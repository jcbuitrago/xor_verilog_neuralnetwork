==> flow/design.v <==
module tanh_neuron #(
    parameter WIDTH = 16,
    parameter FRAC = 8
)(
    input                           clk,
    input                           rst,
    input   signed  [WIDTH-1:0]     input1,
    input   signed  [WIDTH-1:0]     input2,
    input   signed  [WIDTH-1:0]     weight1,
    input   signed  [WIDTH-1:0]     weight2,
    input   signed  [WIDTH-1:0]     bias,
    output reg signed [WIDTH-1:0]   result
);
    wire	signed	[2*WIDTH-1:0]   mult1_full, mult2_full;
    wire 	signed	[WIDTH-1:0]     mult1_scaled, mult2_scaled;
    reg 	signed	[WIDTH-1:0]     mult1_reg, mult2_reg;
    reg     signed  [WIDTH-1:0]     bias_reg;
    wire 	signed	[WIDTH:0]       sum_partial, sum_total;
    reg     signed  [WIDTH:0]       sum_total_reg;
    wire    signed  [WIDTH-1:0]     tanh_out;
    assign mult1_full = input1 * weight1;
    assign mult2_full = input2 * weight2;
    assign mult1_scaled = mult1_full >>> FRAC;
    assign mult2_scaled = mult2_full >>> FRAC;
    always @(posedge clk or posedge rst) begin
        if (rst) begin
            mult1_reg <= {WIDTH{1'b0}};
            mult2_reg <= {WIDTH{1'b0}};
            bias_reg  <= {WIDTH{1'b0}};
        end else begin
            mult1_reg <= mult1_scaled;
            mult2_reg <= mult2_scaled;
            bias_reg  <= bias;
        end
    end
    assign sum_partial = mult1_reg + mult2_reg;
    assign sum_total = sum_partial + bias_reg;
    always @(posedge clk or posedge rst) begin
        if (rst) begin
            sum_total_reg <= {(WIDTH+1){1'b0}};
        end else begin
            sum_total_reg <= sum_total;
        end
    end
    function signed [WIDTH-1:0] tanh_lut;
        input signed [WIDTH:0] x;
        begin
            if (x <= -17'sd768) begin        
                tanh_lut = 16'hFF00;         
            end
            else if (x >= 17'sd768) begin    
                tanh_lut = 16'h0100;         
            end
            else if (x <= -17'sd512) begin   
                tanh_lut = 16'hFF1A;         
            end
            else if (x <= -17'sd256) begin   
                tanh_lut = 16'hFF42;         
            end
            else if (x < 17'sd0) begin       
                tanh_lut = 16'hFFB0;         
            end
            else if (x == 17'sd0) begin      
                tanh_lut = 16'h0000;         
            end
            else if (x <= 17'sd256) begin    
                tanh_lut = 16'h0050;         
            end
            else if (x <= 17'sd512) begin    
                tanh_lut = 16'h00BE;         
            end
            else begin                        
                tanh_lut = 16'h00E6;         
            end
        end
    endfunction
    assign tanh_out = tanh_lut(sum_total_reg);
    always @(posedge clk or posedge rst) begin
        if (rst) begin
            result <= {WIDTH{1'b0}};
        end else begin
            result <= tanh_out;
        end
    end
endmodule
; Tool chain data of tanh_neuron
; What the tools print for tanh_neuron, step after step.
; Line numbers count from 1 in the design file above.
; Operators carry their Yosys type and port widths (W data, S select, Z words).
; Cell names lack the library's common part.
; A cell with -- has no value.
[inputs]
top_module = tanh_neuron
clk_port = clk
library = sky130hd
corner = tt_025C_1v80

; Elaborated design
; Counts by Yosys on the flattened word-level netlist (proc, flatten, opt, wreduce; memories kept). Register bits leave out memories and registers merged into their read ports (data or address); mux counts leave out enables and synchronous resets folded into registers. Print and check cells are left out.
[word_totals]
ff_bits = 81
inputBits = 82
out_inout_bits = 16
word_cells = 25
[op_classes]
add_sub_neg = 2
n_mul = 2
compare = 7
mux = 8
reduce_logical = 1
[op_table]
columns = op, n
row1 = $mul A16 B16 Y24, 2
row2 = $mux W16, 5
row3 = $le A17 B10 Y1 const B, 2
row4 = $le A17 B11 Y1 const B, 2
row5 = $add A16 B16 Y17, 1
row6 = $lt A17 B1 Y1 const B, 1
row7 = $ge A17 B11 Y1 const B, 1
row8 = $add A17 B16 Y17, 1
row9 = $le A17 B9 Y1 const B, 1
row10 = $logic_not A17 Y1, 1
row11 = $mux W8, 2
row12 = $mux W7, 1

; Longest topological paths
; Longest topological path by Yosys (ltp), each cell counted once; first at word level (registers and memories cut), then after technology mapping (sequential cells cut; the memories' decode and read muxes count).
[depth]
word_depth = 9
abc_area = 0
mapped_depth = 23
ltp_nobuf = 22

; Mapped cells and area
; Yosys stat after the flow's synthesis: flattened, memories mapped to cells. It holds for the ABC_AREA given above (unset counts as 0); a run with the other value may have another netlist.
[types]
columns = cell, n, area_total_um2
row1 = fa_1, 389, 7.79E+03
row2 = ha_1, 155, 1939.36
row3 = inv_1, 499, 1.87E+03
row4 = dfrtp_1, 73, 1.83E+03
row5 = and2_1, 210, 1313.76
row6 = nand2_1, 241, 904.618
row7 = xnor2_1, 61, 534.262
row8 = clkbuf_1, 65, 243.984
row9 = nor2_1, 50, 187.68
row10 = xor2_1, 14, 122.618
row11 = a21oi_1, 19, 95.091
row12 = nor3_1, 15, 75.072
row13 = o21ai_0, 14, 70.067
row14 = a21o_1, 8, 60.058
row15 = buf_4, 8, 60.058
row16 = nand2b_1, 9, 56.304
row17 = o21a_1, 7, 52.55
row18 = xnor3_1, 2, 45.043
; Other cell types: 40; their cells: 91.
[synth_totals]
stdcells = 1930
mapped_area_um2 = 17957.2
sequential_area_um2 = 1826.8
ffs = 73
buf_cells = 73

; Worst setup path after synthesis
; OpenSTA on the mapped netlist: ideal clock, no wires. The path of least setup slack (recovery checks aside). Input and output delay are each 20% of the period. Register names are those of the netlist, which keeps one name where synthesis merged equal registers.
[synth_timing]
path_type = input port to flip-flop
startpoint = input weight1[7]
endpoint = register mult1_reg[14]
period_ns = 8.95
in_delay_ns = 1.790
setup_time_ns = 0.104
launch_ns = 1.790
arrival_time_ns = 7.074
t_required_ns = 8.846
setup_slack_ns = 1.772
delay_ns = 5.388
driving_pins = 21
n_path_buf = 2
period_less_setup_slack_ns = 7.178
; "delay_ns" = arrival - input delay + setup time.
; "driving_pins": output pins that drive a net of the path, with the launching flip-flop's if there is one; two outputs of one cell count as two.
; "period_less_setup_slack_ns" is the clock period less the worst setup slack; recovery checks do not enter. This is arithmetic on one report: input and output delays are still those of the set period (20% each).
; The rows between start and end are the longest chain of elaborated cells between them; the timing report does not say that the signal goes this way. Where chains are equally long, one stands for them.
; Each line given opens the expression or statement behind the cell; cells for indexed reads and writes are added by Yosys, which also makes memories of some case tables.
[synth_via]
cell_sequence = clkbuf_1 clkbuf_1 nand2_1 fa_1 inv_1 fa_1 inv_1 fa_1 inv_1 fa_1 fa_1 inv_1 fa_1 inv_1 ha_1 a21o_2 a21o_1 a31oi_4 a21oi_2 or4b_1 o311ai_1
elab_chain_len = 1
cells_between = 1
cone_lines = 1
cone_classes = mul (1)
[synth_lines]
columns = item, line
row1 = start: declaration, 9  ; input   signed  [WIDTH-1:0]     weight1,
row2 = $mul A16 B16 Y24, 21  ; assign mult1_full = input1 * weight1;
row3 = end: assignment, 27  ; mult1_reg <= {WIDTH{1'b0}};
row4 = end: assignment, 31  ; mult1_reg <= mult1_scaled;
row5 = end: declaration, 16  ; reg signed [WIDTH-1:0] mult1_reg, mult2_reg;

; Timing after layout
; From the final timing report of job 1: the path of least setup slack in the routed layout; clock arrival at registers is part of the times.
[layout_timing]
path_type = input port to flip-flop
startpoint = input input2[6]
endpoint = register mult2_reg[15]
period_ns = 7.32
in_delay_ns = 1.46
setup_time_ns = 0.12
launch_ns = 1.46
arrival_time_ns = 7.26
t_required_ns = 7.53
setup_slack_ns = 0.26
driving_pins = 21
n_path_buf = 1
; The rows between start and end are the longest chain of elaborated cells between them; the timing report does not say that the signal goes this way. Where chains are equally long, one stands for them.
[layout_via]
cell_sequence = clkdlybuf4s50_1 nand2_1 fa_1 inv_1 fa_1 inv_1 fa_1 inv_1 fa_1 fa_1 inv_1 fa_1 inv_1 ha_1 nand4_1 or2_2 o21ai_1 nand3_1 a31oi_1 mux2i_1 nand4_1
elab_chain_len = 1
cells_between = 1
cone_lines = 1
cone_classes = mul (1)
[layout_lines]
columns = item, line
row1 = start: declaration, 8  ; input   signed  [WIDTH-1:0]     input2,
row2 = $mul A16 B16 Y24, 22  ; assign mult2_full = input2 * weight2;
row3 = end: assignment, 28  ; mult2_reg <= {WIDTH{1'b0}};
row4 = end: assignment, 32  ; mult2_reg <= mult2_scaled;
row5 = end: declaration, 16  ; reg signed [WIDTH-1:0] mult1_reg, mult2_reg;

; tanh_neuron through Yosys and OpenROAD on sky130hd: 2 stored runs, unordered, with their settings and measured results. The constraints put input and output delay at 20% of the set period each and load the outputs with 0.01 pF.
; "worst_path_allowed_less_slack_ns": the worst setup path's part of the clock period (all of it between registers, 20% less for each end at a port) less its slack. A launch clock that arrives late makes it longer, a capture clock that arrives late makes it shorter.

[job 1: settings]
period_ns = 7.32
SETUP_SLACK_MARGIN = -0.12
CAP_MARGIN = 20
CORE_MARGIN = 2
CORE_UTILIZATION = 40
SLEW_MARGIN = 20
[job 1: results]
final_setup_ws_ns = 0.261
final_setup_tns_ns = 0.000
utilization_frac = 0.46
ys_area_um2 = 17957.2
worst_path_allowed_less_slack_ns = 5.59
worst_path_kind = input port to flip-flop
design.die.area_um2 = 46604.2

[job 2: settings]
period_ns = 10.3
CORE_UTILIZATION = 19
SETUP_SLACK_MARGIN = 2.41
PLACE_DENSITY_LB_ADDON = 0.27
ABC_AREA = 1
SLEW_MARGIN = 15
CAP_MARGIN = 20
CORE_MARGIN = 2
[job 2: results]
utilization_frac = 0.217
final_setup_ws_ns = 2.644
design.die.area_um2 = 105716.0
ys_area_um2 = 19595.0
final_setup_tns_ns = 0.000
worst_path_allowed_less_slack_ns = 5.60
worst_path_kind = input port to flip-flop
